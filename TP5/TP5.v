==> flow/design.v <==
module TP5 
    (
        input i_Clock,
        output o_LED_1,
        output o_LED_2,
        output o_LED_3,
        output o_LED_4,
    );
    localparam COUNT_LIMIT = 12500000;
    reg [24:0] r_Count = 25'd0;
    reg r_LED_1 = 1'b0;
    reg r_LED_2 = 1'b0;
    reg r_LED_3 = 1'b0;
    reg r_LED_4 = 1'b0;
    assign o_LED_1 = r_LED_1;
    assign o_LED_2 = r_LED_2;
    assign o_LED_3 = r_LED_3;
    assign o_LED_4 = r_LED_4;
    always @(posedge i_Clock)
    begin
        if (r_Count == COUNT_LIMIT)
        begin
            r_Count <= 0;
            r_LED_1 <= ~r_LED_1;
        end
        else
        begin
            r_Count <= r_Count + 1;
        end
        if (r_Count == COUNT_LIMIT/2)
        begin
            r_LED_2 <= ~r_LED_2;
        end
        if (r_Count == COUNT_LIMIT/4)
        begin
            r_LED_3 <= ~r_LED_3;
        end
        if (r_Count == COUNT_LIMIT/8)
        begin
            r_LED_4 <= ~r_LED_4;
        end
    end
endmodule
# Step by step through the tools: TP5
# Tool output for the design above, in the order of the flow.
# Lines are those of the file above, counted from 1.
# Not given: n/a
[design]
design = "TP5"
clk_port = "i_Clock"
library = "sky130hd"
lib_corner = "tt_025C_1v80"

# Elaborated design
# Counts by Yosys on the flattened word-level netlist (proc, flatten, opt, wreduce; memories kept). Register bits leave out memories and registers merged into their read ports (data or address); mux counts leave out enables and synchronous resets folded into registers. Print and check cells are left out. Cells with the same type and inputs are merged into one.
[classes]
add_sub_neg = 1
n_eq = 4
logic = 4
[ops]
columns = ["cell", "n"]
rows = [
  ["adder 25 x 1 -> 25 bit (second input constant)", 1],
  ["== test 25 x 21 -> 1 bit (second input constant)", 1],
  ["== test 25 x 22 -> 1 bit (second input constant)", 1],
  ["== test 25 x 23 -> 1 bit (second input constant)", 1],
  ["== test 25 x 24 -> 1 bit (second input constant)", 1],
  ["inverter 1 bit", 4],
]
[word_totals]
regBits = 29
input_bits = 1
output_inout_bits = 4
wordCells = 14

# Logic depth
# Yosys ltp: most cells in a row. Word level: on the elaborated netlist, between registers, memories and ports. Mapped: between sequential cells and ports; inverters and the memories' decode and read muxes count.
[depth]
depth_word = 1
ABC_AREA = 1
mapped_depth = 9
mapped_depth_nobuf = 9

# Synthesis result
# Yosys stat after the flow's synthesis: flattened, memories mapped to cells. It holds for the ABC_AREA given above (unset counts as 0); a run with the other value may have another netlist.
[synth_totals]
cells = 235
mapped_area_um2 = 1679.1
seq_area_um2 = 620.6
ff_cells = 29
buffers = 1
[types]
columns = ["type", "n", "type_area_um2"]
rows = [
  ["sky130_fd_sc_hd__dfxtp_1", 25, 500.48],
  ["sky130_fd_sc_hd__nand2_1", 51, 191.434],
  ["sky130_fd_sc_hd__nor2_1", 47, 176.419],
  ["sky130_fd_sc_hd__edfxtp_1", 4, 120.115],
  ["sky130_fd_sc_hd__inv_1", 28, 105.101],
  ["sky130_fd_sc_hd__nor2_4", 9, 101.347],
  ["sky130_fd_sc_hd__xor2_1", 11, 96.342],
  ["sky130_fd_sc_hd__nand3_1", 15, 75.072],
  ["sky130_fd_sc_hd__nand4_1", 9, 56.304],
  ["sky130_fd_sc_hd__nand2_2", 7, 43.792],
  ["sky130_fd_sc_hd__nand2_4", 3, 33.782],
  ["sky130_fd_sc_hd__ha_1", 2, 25.024],
  ["sky130_fd_sc_hd__nor2_2", 4, 25.024],
  ["sky130_fd_sc_hd__a21oi_1", 4, 20.019],
  ["sky130_fd_sc_hd__nor2_8", 1, 20.019],
  ["sky130_fd_sc_hd__xnor2_1", 2, 17.517],
  ["sky130_fd_sc_hd__nor3_1", 3, 15.014],
  ["sky130_fd_sc_hd__nor4_1", 2, 12.512],
]
# Not listed: further types 6, cells in them 8.

# Path before layout
# Source: OpenSTA report_checks on the synthesized netlist (no wires, ideal clock, input and output delay 20% of the period each), path of least setup slack; recovery checks are left aside. Register names are those of the netlist, which keeps one name where synthesis merged equal registers.
[synth_timing]
path_type = "register -> register"
start = "register r_Count[0]"
end = "register r_LED_1"
clock_period_ns = 2.38
setup_ns = 0.293
launch_ns = 0.000
arrival_time_ns = 1.133
t_required_ns = 2.087
path_slack_ns = 0.955
delay_ns = 1.426
path_stages = 9
path_buffers = 0
period_less_setup_slack_ns = 1.425
# "delay_ns" = arrival - input delay + setup time.
# "path_stages": output pins that drive a net of the path, with the launching flip-flop's if there is one; two outputs of one cell count as two.
# "period_less_setup_slack_ns" is the clock period less the worst setup slack; recovery checks do not enter. This is arithmetic on one report: input and output delays are still those of the set period (20% each).
# The rows between start and end are the longest chain of elaborated cells between them; the timing report does not say that the signal goes this way. Where chains are equally long, one stands for them.
# Each line given opens the expression or statement behind the cell; cells for indexed reads and writes are added by Yosys, which also makes memories of some case tables.
[synth_between]
cell_sequence = "sky130_fd_sc_hd__dfxtp_1 sky130_fd_sc_hd__inv_1 sky130_fd_sc_hd__ha_1 sky130_fd_sc_hd__nand2_1 sky130_fd_sc_hd__nor2_1 sky130_fd_sc_hd__nand2_1 sky130_fd_sc_hd__nor2_2 sky130_fd_sc_hd__nand2_4 sky130_fd_sc_hd__inv_2"
elab_chain_cells = 1
cone_cells = 1
cone_lines = 1
cone_classes = "1 x eq/ne"
[synth_lines]
columns = ["element", "line", "rtl"]
rows = [
  ["start, declared", 10, "reg [24:0] r_Count = 25'd0;"],
  ["start, assigned", 23, "r_Count <= 0;"],
  ["start, assigned", 28, "r_Count <= r_Count + 1;"],
  ["== test 25 x 24 -> 1 bit", 21, "if (r_Count == COUNT_LIMIT)"],
  ["end, assigned", 24, "r_LED_1 <= ~r_LED_1;"],
  ["end, declared", 11, "reg r_LED_1 = 1'b0;"],
]

# Worst path after layout
# From the final timing report of record 2: the path of least setup slack in the routed layout; clock arrival at registers is part of the times.
[layout_timing]
path_type = "register -> register"
start = "register r_Count[0]"
end = "register r_Count[10]"
clock_period_ns = 1.99
setup_ns = 0.05
launch_ns = 0.30
arrival_time_ns = 1.67
t_required_ns = 2.23
path_slack_ns = 0.56
path_stages = 8
path_buffers = 0
# The rows between start and end are the longest chain of elaborated cells between them; the timing report does not say that the signal goes this way. Where chains are equally long, one stands for them.
[layout_between]
cell_sequence = "sky130_fd_sc_hd__dfxtp_4 sky130_fd_sc_hd__ha_4 sky130_fd_sc_hd__nand2_4 sky130_fd_sc_hd__nor2_8 sky130_fd_sc_hd__nand2_4 sky130_fd_sc_hd__o21ai_0 sky130_fd_sc_hd__nand3_1 sky130_fd_sc_hd__inv_1"
elab_chain_cells = 1
cone_cells = 2
cone_lines = 2
cone_classes = "1 x add/sub; 1 x eq/ne"
[layout_lines]
columns = ["element", "line", "rtl"]
rows = [
  ["start, declared", 10, "reg [24:0] r_Count = 25'd0;"],
  ["start, assigned", 23, "r_Count <= 0;"],
  ["start, assigned", 28, "r_Count <= r_Count + 1;"],
  ["adder 25 x 1 -> 25 bit", 28, ""],
  ["end, assigned", 23, ""],
  ["end, assigned", 28, ""],
  ["end, declared", 10, ""],
]

# Top module TP5; platform sky130hd; tools Yosys and OpenROAD; 2 stored runs in no particular order. Input and output delays are each 20% of the period that was set; the output load is 0.01 pF.
# "period_less_ws_ns" means the clock period less the worst setup slack. The figure is calculated, with input and output delays left at 20% of the set period.
# "worst_path_ns" is the time allowed to the run's worst setup path (the clock period less input and output delay, where it has them) less its slack. Clock arrival times count: a late capture clock shortens it, a late launch clock lengthens it.
# By "fin_power_uw" is meant OpenSTA's value without simulated activity: inputs other than the clock are taken to toggle once in ten clock periods, and the tool carries that through the logic.

[[run]]
name = "record 1"
[run.settings]
period_ns = 2.68
CORE_UTILIZATION = 65
SETUP_SLACK_MARGIN = 0.28
PLACE_DENSITY = 0.42
CORE_ASPECT_RATIO = 0.86
CELL_PAD_IN_SITES_GLOBAL_PLACEMENT = 1
GPL_ROUTABILITY_DRIVEN = 1
SLEW_MARGIN = 5
CAP_MARGIN = 20
CORE_MARGIN = 2
[run.results]
outcome = "incomplete, placement halted on GPL-0301"

[[run]]
name = "record 2"
[run.settings]
period_ns = 1.99
CORE_UTILIZATION = 37
SETUP_SLACK_MARGIN = 0.57
PLACE_DENSITY = 0.51
CELL_PAD_IN_SITES_DETAIL_PLACEMENT = 1
TNS_END_PERCENT = 60
ABC_AREA = 1
GPL_TIMING_DRIVEN = 1
SLEW_MARGIN = 35
MIN_ROUTING_LAYER = "met2"
MAX_ROUTING_LAYER = "met5"
CAP_MARGIN = 20
CORE_MARGIN = 2
[run.results]
worst_path_ns = 1.43
worst_setup_path_type = "register -> register"
ys_area_um2 = 1679.1
fin_power_uw = 1163
final_util_pct = 47.5
die_footprint_um2 = 5093.0
hold_ws_ns = 0.465
final_cell_area_um2 = 2069.5
tns_ns = 0.000
worst_setup_slack_ns = 0.557
period_less_ws_ns = 1.433
