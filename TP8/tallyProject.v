==> flow/design.v <==
module Debounce_Filter #(parameter DEBOUNCE_LIMIT = 20) (
  input  i_Clk,
  input  i_Bouncy,
  output o_Debounced);
  reg [$clog2(DEBOUNCE_LIMIT)-1:0] r_Count = 0;
  reg r_State = 1'b0;
  always @(posedge i_Clk)
  begin
    if (i_Bouncy !== r_State && r_Count < DEBOUNCE_LIMIT-1)
    begin
      r_Count <= r_Count + 1;
    end
    else if (r_Count == DEBOUNCE_LIMIT-1)
    begin
      r_State <= i_Bouncy;
      r_Count <= 0;
    end 
    else
    begin
      r_Count <= 0;
    end
  end
  assign o_Debounced = r_State;
endmodule
module Binary_To_7Segment 
 (input       i_Clk,
  input [3:0] i_Binary_Num,
  output      o_Segment_A,
  output      o_Segment_B,
  output      o_Segment_C,
  output      o_Segment_D,
  output      o_Segment_E,
  output      o_Segment_F,
  output      o_Segment_G);
  reg [6:0]    r_Hex_Encoding;
  always @(posedge i_Clk)
    begin
      case (i_Binary_Num)
        4'b0000 : r_Hex_Encoding <= 7'h7E;
        4'b0001 : r_Hex_Encoding <= 7'h30;
        4'b0010 : r_Hex_Encoding <= 7'h6D;
        4'b0011 : r_Hex_Encoding <= 7'h79;
        4'b0100 : r_Hex_Encoding <= 7'h33;          
        4'b0101 : r_Hex_Encoding <= 7'h5B;
        4'b0110 : r_Hex_Encoding <= 7'h5F;
        4'b0111 : r_Hex_Encoding <= 7'h70;
        4'b1000 : r_Hex_Encoding <= 7'h7F;
        4'b1001 : r_Hex_Encoding <= 7'h7B;
        4'b1010 : r_Hex_Encoding <= 7'h77;
        4'b1011 : r_Hex_Encoding <= 7'h1F;
        4'b1100 : r_Hex_Encoding <= 7'h4E;
        4'b1101 : r_Hex_Encoding <= 7'h3D;
        4'b1110 : r_Hex_Encoding <= 7'h4F;
        4'b1111 : r_Hex_Encoding <= 7'h47;
      endcase
    end
  assign o_Segment_A = r_Hex_Encoding[6];
  assign o_Segment_B = r_Hex_Encoding[5];
  assign o_Segment_C = r_Hex_Encoding[4];
  assign o_Segment_D = r_Hex_Encoding[3];
  assign o_Segment_E = r_Hex_Encoding[2];
  assign o_Segment_F = r_Hex_Encoding[1];
  assign o_Segment_G = r_Hex_Encoding[0];
endmodule
module tallyProject
    (
        input i_Clk,
        input i_Switch_1,
        input i_Switch_2,
        input i_Switch_3,
        output o_Segment1_A,
        output o_Segment1_B,
        output o_Segment1_C,
        output o_Segment1_D,
        output o_Segment1_E,
        output o_Segment1_F,
        output o_Segment1_G,
        output o_Segment2_A,
        output o_Segment2_B,
        output o_Segment2_C,
        output o_Segment2_D,
        output o_Segment2_E,
        output o_Segment2_F,
        output o_Segment2_G,
    );
    localparam DEBOUNCE_LIMIT = 25000;
    reg [7:0] r_Score = 8'b00000000;
    reg pressed = 1'b0;
    wire w_Switch_1, w_Switch_2, w_Switch_3;
    wire w_S1_A, w_S1_B, w_S1_C, w_S1_D, w_S1_E, w_S1_F, w_S1_G;
    wire w_S2_A, w_S2_B, w_S2_C, w_S2_D, w_S2_E, w_S2_F, w_S2_G;
    wire [7:0] w_Score;
    Debounce_Filter #(.DEBOUNCE_LIMIT(DEBOUNCE_LIMIT)) Debounce_i_Switch_1
    (.i_Clk(i_Clk), 
     .i_Bouncy(i_Switch_1),
     .o_Debounced(w_Switch_1));
    Debounce_Filter #(.DEBOUNCE_LIMIT(DEBOUNCE_LIMIT)) Debounce_i_Switch_2
    (.i_Clk(i_Clk), 
     .i_Bouncy(i_Switch_2),
     .o_Debounced(w_Switch_2));
    Debounce_Filter #(.DEBOUNCE_LIMIT(DEBOUNCE_LIMIT)) Debounce_i_Switch_3
    (.i_Clk(i_Clk), 
     .i_Bouncy(i_Switch_3),
     .o_Debounced(w_Switch_3));
    Binary_To_7Segment Binary_To_7Segment_i_Score1(
        .i_Clk(i_Clk),
        .i_Binary_Num(w_Score[7:4]),
        .o_Segment_A(w_S1_A),
        .o_Segment_B(w_S1_B),
        .o_Segment_C(w_S1_C),
        .o_Segment_D(w_S1_D),
        .o_Segment_E(w_S1_E),
        .o_Segment_F(w_S1_F),
        .o_Segment_G(w_S1_G)
    );
    Binary_To_7Segment Binary_To_7Segment_i_Score2(
        .i_Clk(i_Clk),
        .i_Binary_Num(w_Score[3:0]),
        .o_Segment_A(w_S2_A),
        .o_Segment_B(w_S2_B),
        .o_Segment_C(w_S2_C),
        .o_Segment_D(w_S2_D),
        .o_Segment_E(w_S2_E),
        .o_Segment_F(w_S2_F),
        .o_Segment_G(w_S2_G)
    );
    always @(posedge i_Clk)
    begin
        if (w_Switch_1 && ~pressed && r_Score < 8'b11111111)
        begin
            r_Score <= r_Score + 1'b1;
            pressed <= 1;
        end
        else if (w_Switch_2 && r_Score > 0 && ~pressed)
        begin
            r_Score <= r_Score - 1'b1;
            pressed <= 1;
        end
        else if (w_Switch_3 && ~pressed)
        begin
            r_Score <= 0;
            pressed <= 1;
        end
        else
            pressed <= 0;
    end
    assign w_Score = r_Score;
    assign o_Segment1_A = ~w_S1_A;
    assign o_Segment1_B = ~w_S1_B;
    assign o_Segment1_C = ~w_S1_C;
    assign o_Segment1_D = ~w_S1_D;
    assign o_Segment1_E = ~w_S1_E;
    assign o_Segment1_F = ~w_S1_F;
    assign o_Segment1_G = ~w_S1_G;
    assign o_Segment2_A = ~w_S2_A;
    assign o_Segment2_B = ~w_S2_B;
    assign o_Segment2_C = ~w_S2_C;
    assign o_Segment2_D = ~w_S2_D;
    assign o_Segment2_E = ~w_S2_E;
    assign o_Segment2_F = ~w_S2_F;
    assign o_Segment2_G = ~w_S2_G;
endmodule
## From RTL to reports: tallyProject

Tool output for the design above, in the order of the flow.
Lines are those of the file above, counted from 1.
Operators: Yosys type, input widths -> output width; for muxes data width and select width s.
Cell names lack the library's common part.
A cell with n/a has no value.

- Top: tallyProject
- Clock port: i_Clk
- Standard-cell library: sky130hd
- Corner: tt_025C_1v80

## Word level

Counts by Yosys on the flattened word-level netlist (proc, flatten, opt, wreduce; memories kept). Register bits leave out memories and registers merged into their read ports (data or address). Print and check cells are left out. Cells with the same type and inputs are merged into one.
Yosys's memory passes give these memory sizes; they may raise the number of words (mostly to a power of two), join words into wider ones and drop unused or constant bits.

- Flip-flop bits (word level): 57
- ROM bits: 224
- Word width x clocked read ports: 14
- Memories kept: 2
- Input port bits: 4
- Output and inout bits: 14
- Word-level cells: 61

- Add/sub/neg operators: 5
- $lt $le $gt $ge: 5
- Eq/ne operators: 6
- Multiplexer cells: 4
- Bitwise gates (word level): 18
- Reductions and logical operators: 13

Memory list:

| memory | depth | width | rd ports | write ports | line | RTL |
|---|---|---|---|---|---|---|
| (no name shown) | 16 | 7 | 1 | 0 | 38 | `case (i_Binary_Num)` |
| (no name shown) | 16 | 7 | 1 | 0 | 38 |  |

Operators with widths:

| cell | count |
|---|---|
| $add 15x1->15 const B | 3 |
| $lt 15x15->1 const B | 3 |
| $eq 15x15->1 const B | 3 |
| $mux 8 | 3 |
| $not 1->1 | 18 |
| $logic_and 1x1->1 | 8 |
| $add 8x1->8 const B | 1 |
| $sub 8x1->8 const B | 1 |
| $gt 8x1->1 const B | 1 |
| $lt 8x8->1 const B | 1 |
| $reduce_and 2->1 | 3 |
| $nex 1x1->1 | 3 |
| $reduce_bool 3->1 | 1 |
| $reduce_or 2->1 | 1 |
| $mux 1 | 1 |

## Depth

Yosys ltp: most cells in a row. Word level: on the elaborated netlist, between registers, memories and ports. Mapped: between sequential cells and ports; inverters and the memories' decode and read muxes count.

- Depth after elaboration: 5
- ABC_AREA: 1
- Mapped depth: 8
- Mapped depth without buffers: 8

## After synthesis

Yosys stat after the flow's synthesis: flattened, memories mapped to cells. It holds for the ABC_AREA given above (unset counts as 0); a run with the other value may have another netlist.

Cells by type:

| type | count | area in all (µm²) |
|---|---|---|
| dfxtp_1 | 60 | 1.2E+03 |
| nand2_1 | 110 | 412.896 |
| nor2_1 | 93 | 349.085 |
| edfxtp_1 | 11 | 330.317 |
| inv_1 | 83 | 311.549 |
| ha_1 | 18 | 225.216 |
| nand3_1 | 37 | 185.178 |
| xor2_1 | 17 | 148.893 |
| nand4_1 | 19 | 118.864 |
| a21oi_1 | 18 | 90.086 |
| xnor2_1 | 9 | 78.826 |
| nor2_2 | 10 | 62.56 |
| nand3_2 | 6 | 60.058 |
| buf_6 | 5 | 56.304 |
| o21ai_0 | 11 | 55.053 |
| nand2_2 | 5 | 31.28 |
| a21oi_2 | 3 | 26.275 |
| a32oi_1 | 3 | 26.275 |

Other cell types: 15; their cells: 23.

- Cell count: 541
- Synthesis area: 3927.5 µm²
- Sequential part of the area: 1531.5 µm²
- Mapped flip-flops: 71
- Buffers: 8

## Timing after synthesis

OpenSTA on the mapped netlist: ideal clock, no wires. The path of least setup slack (recovery checks aside). Input and output delay are each 20% of the period. Register names are those of the netlist, which keeps one name where synthesis merged equal registers.

- Path type: reg-to-reg
- Start point: register (no name shown)
- End point: register (no name shown)
- Clock period: 5.14 ns
- Library setup time: 0.329 ns
- Time at the first pin: 0.000 ns
- Data arrival time: 1.560 ns
- Data required time: 4.811 ns
- Slack: 3.251 ns
- Delay of the path: 1.889 ns
- Driving pins on the path: 9
- Path buffers: 1
- Synthesis period reached: 1.889 ns

"delay of the path" is the arrival time less input delay plus setup time.
"driving pins on the path" counts driving pins, that of a launching flip-flop among them; a cell with two outputs on the path counts twice.
"synthesis period reached" = period - worst setup slack (recovery checks aside). The figure is calculated, with input and output delays left at 20% of the set period.
The rows between start and end are the longest chain of elaborated cells between them; the timing report does not say that the signal goes this way. Where chains are equally long, one stands for them.
A line is the first line of the expression or statement that the cell stems from. Yosys adds cells for indexed reads and writes and turns some case tables into memories.
Only ways into the end's enable, where the timed path ends, are counted here.

- Cell sequence: edfxtp_1 -> clkbuf_1 -> inv_1 -> ha_1 -> nand3_2 -> nor2_1 -> nor2_2 -> nor2_2 -> nand2_1
- Length of the longest elaborated chain: 4
- Elaborated cells between the ends (all ways): 6
- RTL lines with such cells: 2
- Those cells by class: compare (2); reduce/logical (4)

Ends and longest elaborated chain, after synthesis:

| what | line |
|---|---|
| start, declared | 87 |
| start, assigned | 131 |
| start, assigned | 136 |
| $gt 8x1->1 | 134 |
| $logic_and 1x1->1 (2 in a row) | 134 |
| $reduce_bool 3->1 | n/a |
| end, assigned | 131 |
| end, assigned | 136 |
| end, declared | 87 |

## Worst path after layout

From the final timing report of run 1: the path of least setup slack in the routed layout; clock arrival at registers is part of the times.

- Path type: reg-to-reg
- Start point: register (no name shown)
- End point: register (no name shown)
- Clock period: 3.24 ns
- Library setup time: 0.33 ns
- Time at the first pin: 0.35 ns
- Data arrival time: 2.38 ns
- Data required time: 3.26 ns
- Slack: 0.88 ns
- Driving pins on the path: 9
- Path buffers: 1

The rows between start and end are the longest chain of elaborated cells between them; the timing report does not say that the signal goes this way. Where chains are equally long, one stands for them.
Only ways into the end's enable, where the timed path ends, are counted here.

- Cell sequence: edfxtp_1 -> clkbuf_1 -> inv_1 -> ha_1 -> nand3_2 -> nor2_1 -> nor2_2 -> nor2_2 -> nand2_1
- Length of the longest elaborated chain: 4
- Elaborated cells between the ends (all ways): 6
- RTL lines with such cells: 2
- Those cells by class: compare (2); reduce/logical (4)

Ends and longest elaborated chain, post-layout:

| what | line |
|---|---|
| start, declared | 87 |
| start, assigned | 131 |
| start, assigned | 136 |
| $gt 8x1->1 | 134 |
| $logic_and 1x1->1 (2 in a row) | 134 |
| $reduce_bool 3->1 | n/a |
| end, assigned | 131 |
| end, assigned | 136 |
| end, declared | 87 |

Data sheet: physical implementation of tallyProject

Flow measurements of tallyProject on sky130hd: 2 stored runs with different settings, listed in no order. Input and output delays are each 20% of the period that was set; the output load is 0.01 pF.
By "critical setup path time" is meant the share of the clock period that the worst setup path is allowed (20% is reserved at inputs, 20% at outputs), minus its slack. Clock arrival times at its registers enter into it.
By "power consumption" is meant OpenSTA's value without simulated activity: inputs other than the clock are taken to toggle once in ten clock periods, and the tool carries that through the logic.

### Run 1

Settings: `period_ns=3.24`, `CORE_UTILIZATION=57`, `SETUP_SLACK_MARGIN=0.48`, `PLACE_DENSITY=0.78`, `CORE_ASPECT_RATIO=1.07`, `CELL_PAD_IN_SITES_DETAIL_PLACEMENT=0`, `TNS_END_PERCENT=55`, `ABC_AREA=1`, `GPL_TIMING_DRIVEN=0`, `CTS_CLUSTER_DIAMETER=387`, `MIN_ROUTING_LAYER=met1`, `CAP_MARGIN=20`, `CORE_MARGIN=2`, `SLEW_MARGIN=20`

- Standard-cell area after layout: 4382.9 µm²
- Critical setup path time: 2.36 ns
- Worst setup path type: reg-to-reg
- Summed negative setup slack: 0.000 ns
- Power consumption: 1.615 mW
- Synthesis area: 3927.5 µm²
- Area of the die: 7570.7 µm²
- Setup slack of the critical path: 0.878 ns

### Run 2

Settings: `period_ns=2.16`, `CORE_UTILIZATION=18`, `CORE_MARGIN=2`, `CELL_PAD_IN_SITES_DETAIL_PLACEMENT=2`, `TNS_END_PERCENT=40`, `GPL_TIMING_DRIVEN=0`, `GPL_ROUTABILITY_DRIVEN=0`, `CTS_CLUSTER_DIAMETER=386`, `CAP_MARGIN=30`, `MIN_ROUTING_LAYER=met1`, `MAX_ROUTING_LAYER=met4`, `SLEW_MARGIN=20`

- Standard-cell area after layout: 4738.3 µm²
- Critical setup path time: 2.11 ns
- Worst setup path type: reg-to-reg
- Summed negative setup slack: 0.000 ns
- Power consumption: 3.161 mW
- Synthesis area: 3657.3 µm²
- Area of the die: 21474.0 µm²
- Setup slack of the critical path: 0.051 ns
